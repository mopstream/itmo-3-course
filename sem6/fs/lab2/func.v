==> flow/design.v <==
`timescale 1ns / 1ps
`timescale 1ns / 1ps
module adder(
    input wire [15:0] a,
    input wire [15:0] b,
    output wire [15:0] res
);
assign res = a + b;
endmodule
`timescale 1ns / 1ps
`timescale 1ns / 1ps
module multer(
    input clk,
    input rst,
    input [7:0] a,
    input [7:0] b,
    input start,
    output busy,
    output reg [15:0] y
);
localparam IDLE = 1'b0;
localparam WORK = 1'b1;
reg [3:0] ctr;
wire [3:0] end_step;
wire [7:0] part_sum;
wire [15:0] shifted_part_sum;
reg [7:0] _a, _b;
reg [15:0] part_res;
reg state;
assign part_sum = a & {8{b[ctr]}};
assign shifted_part_sum = part_sum << ctr;
assign end_step = (ctr == 4'h8);
assign busy = state;
always @(posedge clk)
    if (rst) begin
        ctr <= 0;
        part_res <= 0;
        y <= 0;
        state <= IDLE;
    end else begin
        case (state)
            IDLE :
                if (start) begin
                    state <= WORK;
                    _a <= a;
                    _b <= b;
                    ctr <= 0;
                    part_res <= 0;
                end
            WORK:
                begin
                    if (end_step) begin
                        y <= part_res;
                        state <= IDLE;
                    end
                    part_res <= part_res + shifted_part_sum;
                    ctr <= ctr + 1;
                end
        endcase
    end
endmodule
module cqrt(
    input clk,
    input rst,
    input [7:0] a,
    input start,
    output reg [3:0] res,
    output wire busy,
    input wire [8:0] sum_out,
    output reg [7:0] sum_a,
    output reg [7:0] sum_b
    );
    reg [7:0] mult_a, mult_b;
    wire [15:0] mult_y;
    reg mult_start;
    wire mult_busy;
    multer mult(
        .clk(clk),
        .rst(rst),
        .a(mult_a),
        .b(mult_b),
        .start(mult_start),
        .busy(mult_busy),
        .y(mult_y)
    );
    localparam  IDLE = 0,
                WORK = 1,
                MULT_PREP_1 = 2,
                MULT_PREP_2 = 3,
                MULT_PREP_3 = 4,
                MULT_START_1 = 5,
                MULT_START_2 = 6,
                WAIT_MUL = 7,
                CALC_B = 8,
                CHECK_X = 9,
                SUB_B = 10,
                INC_Y = 11,
                INC_Y_1 = 12;
    reg signed [7:0] s;
    wire end_step;
    reg [7:0] x;
    reg [31:0] b, y, tmp;
    reg [4:0] state;
    assign end_step = (s == 'hfd);
    assign busy = (state != IDLE);
    always@(posedge clk) begin
        if(rst) begin
            state <= IDLE;
        end
        else begin
            case (state)
                IDLE:
                    begin
                        if(start) begin
                            mult_start <= 0;
                            x <= a;
                            s <= 6;
                            y <= 0;
                            state <= WORK;
                        end
                    end
                WORK:
                    begin
                        if(end_step) begin
                            state <= IDLE;
                            res <= y;
                        end else begin
                            y <= y << 1;
                            state <= MULT_PREP_1;
                        end
                    end
                MULT_PREP_1:
                    begin
                        state <= MULT_PREP_2;
                        tmp <= y << 1;
                    end
                MULT_PREP_2:
                    begin
                        state <= MULT_PREP_3;
                        sum_a <= tmp;
                        sum_b <= y;
                    end
                MULT_PREP_3:
                    begin
                        state <= MULT_START_1;
                        tmp <= sum_out;
                        sum_a <= y;
                        sum_b <= 1;
                    end
                MULT_START_1:
                    begin
                        state <= MULT_START_2;
                        mult_a <= tmp;
                        mult_b <= sum_out;
                        mult_start <= 1;
                    end
                MULT_START_2:
                    begin
                        mult_start <= 0;
                        state <= WAIT_MUL;
                    end
                WAIT_MUL:
                    begin
                        if(~mult_busy) begin
                            state <= CALC_B;
                            sum_a <= mult_y;
                            sum_b <= 1;
                        end
                    end
                CALC_B:
                    begin
                        state <= CHECK_X;
                        b <= sum_out << s;
                        sum_a <= s;
                        sum_b <= -3;
                    end
                CHECK_X:
                    begin
                        if(x >= b) begin
                            state <= SUB_B;
                            sum_a <= ~b;
                            sum_b <= 1;
                        end else begin
                            state <= WORK;
                        end
                        s <= sum_out;
                    end
                SUB_B:
                    begin
                        state <= INC_Y;
                        sum_a <= x;
                        sum_b <= sum_out;
                    end
                INC_Y:
                    begin
                        state <= INC_Y_1;
                        x <= sum_out;
                        sum_a <= y;
                        sum_b <= 1;
                    end
                INC_Y_1:
                    begin
                        state <= WORK;
                        y <= sum_out;
                    end
            endcase
        end
    end
endmodule
module func(
    input clk,
    input rst,
    input [7:0] a,
    input [7:0] b,
    input start,
    output reg [15:0] out,
    output wire busy
    );
reg [15:0] sum_a, sum_b;
reg sum_flag = 1;
wire [15:0] sum_a_w, sum_b_w;
wire [15:0] sum_a_ww, sum_b_ww;
wire [15:0] sum_out_w;
assign sum_a_ww = ~sum_flag ? sum_a : sum_a_w;
assign sum_b_ww = ~sum_flag ? sum_b : sum_b_w;
adder sum(
    .a(sum_a_ww),
    .b(sum_b_ww),
    .res(sum_out_w)
);
reg [7:0] cqrt_a;
wire [3:0] cqrt_out;
wire cqrt_busy;
reg cqrt_start;
cqrt cqrt(
    .clk(clk),
    .rst(rst),
    .a(cqrt_a),
    .start(cqrt_start),
    .res(cqrt_out),
    .busy(cqrt_busy),
    .sum_out(sum_out_w),
    .sum_a(sum_a_w),
    .sum_b(sum_b_w)
);
reg [7:0] mul_a, mul_b;
wire [15:0] mul_out;
wire mul_busy;
reg mul_start;
multer mult(
    .clk(clk),
    .rst(rst),
    .a(mul_a),
    .b(mul_b),
    .start(mul_start),
    .busy(mul_busy),
    .y(mul_out)
);
localparam IDLE = 0,
           WORK = 1,
           WORK_1 = 2,
           WORK_2 = 3
           ;
reg [4:0] state;
assign busy = (state != IDLE);
always @(posedge clk)
    if (rst) begin
        out <= 0;
        state <= IDLE;
    end else begin
        case (state)
            IDLE :
                if (start) begin
                    mul_a <= a;
                    mul_b <= 3;
                    sum_flag <= 1;
                    cqrt_a <= b;
                    mul_start <= 1;
                    cqrt_start <= 1;
                    state <= WORK;
                end
            WORK:
                begin
                    mul_start <= 0;
                    cqrt_start <= 0;
                    state <= WORK_1;
                end
            WORK_1:
                begin
                    if (~mul_busy && ~cqrt_busy) begin
                        sum_a <= mul_out;
                        sum_b <= cqrt_out << 1;
                        sum_flag <= 0;
                        state <= WORK_2;
                    end
                end
            WORK_2:
                begin
                    out <= sum_out_w;
                    state <= IDLE;
                end
        endcase
    end
endmodule
# Step by step through the tools: func
# What the tools print for func, step after step.
# Line numbers count from 1 in the design file above.
# Library cell names are shortened.
# A cell with -- has no value.
# design
top	func
clock	clk
cell_library	sky130hd
lib_corner	tt_025C_1v80

# After elaboration
# Yosys after proc, flatten, opt, wreduce and memory -nomap, before mapping. Memory bits, and registers merged into a memory's read port (data or address), are not among the register bits. Print and check cells are not counted. Equal cells are merged and count once.
# classes
n_cmp	1
eq_ne	26
muxes	44
n_shift	5
logic	7
reduce_logical	35
n_addsub	5
# ops
operator	count
case mux 8 bit (select 6 bit)	2
two-way mux 8 bit	9
case mux 5 bit (select 13 bit)	1
case mux 16 bit (select 2 bit)	2
case mux 8 bit (select 2 bit)	3
two-way mux 16 bit	3
adder 16 bit	2
>= comparator 8 x 32 -> 1 bit	1
<< shifter 8 x 4 -> 16 bit	2
<< shifter 9 x 8 -> 32 bit	1
AND reduction 3 bit	9
equality test 5 x 4 -> 1 bit with constant B	5
case mux 8 bit (select 3 bit)	1
equality test 5 x 2 -> 1 bit with constant B	4
equality test 5 x 3 -> 1 bit with constant B	4
case mux 5 bit (select 4 bit)	1
two-way mux 5 bit	4
adder 16 x 8 -> 16 bit	1
bitwise AND 8 bit	2
case mux 4 bit (select 2 bit)	2
nonzero test 13 bit	1
!= test 2 bit with constant B	6
AND reduction 4 bit	3
nonzero test 4 bit	3
two-way mux 4 bit	3
AND reduction 2 bit	5
nonzero test 2 bit	5
equality test 5 x 1 -> 1 bit with constant B	2
# Other operator kinds: 18; their cells: 36.
# bits
regBits	231
out_inout_bits	17
input_bits	19
elab_cells	151

# Depth
# Depth = most cells in a row (Yosys ltp): at word level without a register or memory, in the mapped netlist without a sequential cell, where the memories' decode and read muxes count.
# logic_depth
depth_word	5
ABC_AREA	0
mapped_depth	15
mapped_depth_nobuf	14

# Synthesis result
# The flow's flattened synthesis, as Yosys stat reports it; memories are mapped. The netlist is that of the ABC_AREA named above (0 if unset); the other value can give another one.
# The area totals of this step are shown rounded.
# synth_totals
buf_cells	70
seq_area_mm2	0.00578
mapped_area_mm2	0.0117
flip_flops	219
cell_count	1176
# by_type
type	count	type_area_um2
edfxtp_1	139	4.17E+03
dfxtp_1	80	1.6E+03
ha_1	50	625.6
nand2_1	130	487.968
a21oi_1	96	480.461
nor2_1	121	454.186
mux2i_1	37	370.355
o21ai_0	49	245.235
clkbuf_1	54	202.694
mux2_2	18	202.694
xnor2_1	18	157.651
inv_1	40	150.144
nor3b_1	20	150.144
a211oi_1	18	135.13
nor3_1	25	125.12
a21o_1	16	120.115
nand3_1	23	115.11
nor2b_1	18	112.608
# Not listed: further types 55, cells in them 224.
# By module: a second synthesis without flattening, with its own total; a netlist apart from the flattened one above.
# hier_totals
hier_cells	1437
area_unflattened_mm2	0.0137
# Each row is one instance without its submodules.
# modules
mod	cells	mod_area_mm2	n_inst	mod_seq_area_mm2
multer	355	0.00272	2	0.000741
cqrt	484	0.0054	1	0.00311
func	145	0.00215	1	0.0015
adder	98	0.000724	1	0

# Path before layout
# Source: OpenSTA report_checks on the synthesized netlist (no wires, ideal clock, input and output delay 20% of the period each), path of least setup slack; recovery checks are left aside. Register names are those of the netlist, which keeps one name where synthesis merged equal registers.
# synth_path
path_kind	input port to flip-flop
start	input port rst
end	register cqrt.b[0]
period_ns	10.4
t_arrival_ns	5.845
delay_ns	4.278
n_path_buf	2
slack_ns	4.041
t_required_ns	9.887
path_stages	3
input_delay_ns	2.080
t_first_pin_ns	2.080
setup_time_ns	0.513
period_less_setup_slack_ns	6.359
# "delay_ns" = arrival - input delay + setup time.
# "path_stages" counts driving pins, that of a launching flip-flop among them; a cell with two outputs on the path counts twice.
# "period_less_setup_slack_ns" is the clock period less the worst setup slack; recovery checks do not enter. This is arithmetic on one report: input and output delays are still those of the set period (20% each).
# The rows between start and end are the longest chain of elaborated cells between them; the timing report does not say that the signal goes this way. Where chains are equally long, one stands for them.
# Each line given opens the expression or statement behind the cell; cells for indexed reads and writes are added by Yosys, which also makes memories of some case tables.
# synth_between
cell_sequence	clkbuf_1 buf_1 nor4b_1
elab_chain_len	2
cells_between	2
cone_lines	0
cone_classes	logic: 1; reduce/logical: 1
# synth_lines
element	line_no	rtl
from (decl)	212	input rst,
inverter 1 bit	--
AND reduction 2 bit	--
to (assign)	173	b <= sum_out << s;
to (decl)	102	reg [31:0] b, y, tmp;

# Path in the finished layout
# From the final timing report of stored run 1: the path of least setup slack in the routed layout; clock arrival at registers is part of the times.
# layout_path
path_kind	flip-flop to flip-flop
start	register sum_flag
end	register cqrt.b[24]
n_path_buf	1
setup_time_ns	0.24
path_stages	11
t_arrival_ns	3.90
t_first_pin_ns	0.53
t_required_ns	4.08
slack_ns	0.18
period_ns	3.8
# The rows between start and end are the longest chain of elaborated cells between them; the timing report does not say that the signal goes this way. Where chains are equally long, one stands for them.
# layout_between
cell_sequence	edfxtp_1 buf_4 mux2_2 ha_1 and4_4 o41a_1 or4b_1 o211ai_2 o31a_2 o311ai_2 and2_1
elab_chain_len	3
cells_between	4
cone_lines	4
cone_classes	add/sub: 1; shift: 1; mux: 2
# layout_lines
element	line_no	rtl
from (decl)	220	reg sum_flag = 1;
from (assign)	276	sum_flag <= 1;
from (assign)	293	sum_flag <= 0;
two-way mux 16 bit	224	assign sum_a_ww = ~sum_flag ? sum_a : sum_a_w;
adder 16 x 8 -> 16 bit	8	assign res = a + b;
<< shifter 9 x 8 -> 32 bit	173	b <= sum_out << s;
to (assign)	173
to (decl)	102	reg [31:0] b, y, tmp;

# Design func on sky130hd. What follows are 2 stored runs of the flow, each under its own settings; their order means nothing. The constraints put input and output delay at 20% of the set period each and load the outputs with 0.01 pF.
# "achieved_period_ns" means the clock period less the worst setup slack. The figure is calculated, with input and output delays left at 20% of the set period.
# "worst_path_time_ns": the worst setup path's part of the clock period (all of it between registers, 20% less for each end at a port) less its slack. A launch clock that arrives late makes it longer, a capture clock that arrives late makes it shorter.
# "design_power_uw" is the tool's figure for a default switching activity; nothing was simulated.
# The results are shown rounded.
# Among the settings, . means not set for that run.
setting or result,stored run 1,stored run 2
period_ns,3.8,4.1
CAP_MARGIN,20,20
CORE_MARGIN,2,2
CORE_UTILIZATION,40,38
SLEW_MARGIN,20,30
SETUP_SLACK_MARGIN,.,0.62
PLACE_DENSITY_LB_ADDON,.,0.04
HOLD_SLACK_MARGIN,.,0.21
CELL_PAD_IN_SITES_DETAIL_PLACEMENT,.,0
TNS_END_PERCENT,.,20
GPL_ROUTABILITY_DRIVEN,.,0
CTS_CLUSTER_DIAMETER,.,399
synthArea_mm2,0.0117,0.0117
die_footprint_mm2,0.0305,0.0321
cell_area_final_mm2,0.0134,0.0135
utilization_pct,46.8,44.4
setup_ws_ns,0.182,0.694
fin_tns_ns,0.000,0.000
hold_ws_ns,0.424,0.424
design_power_uw,7000,6390
achieved_period_ns,3.618,3.406
worst_path_time_ns,3.62,3.41
worstPathKind,flip-flop to flip-flop,flip-flop to flip-flop
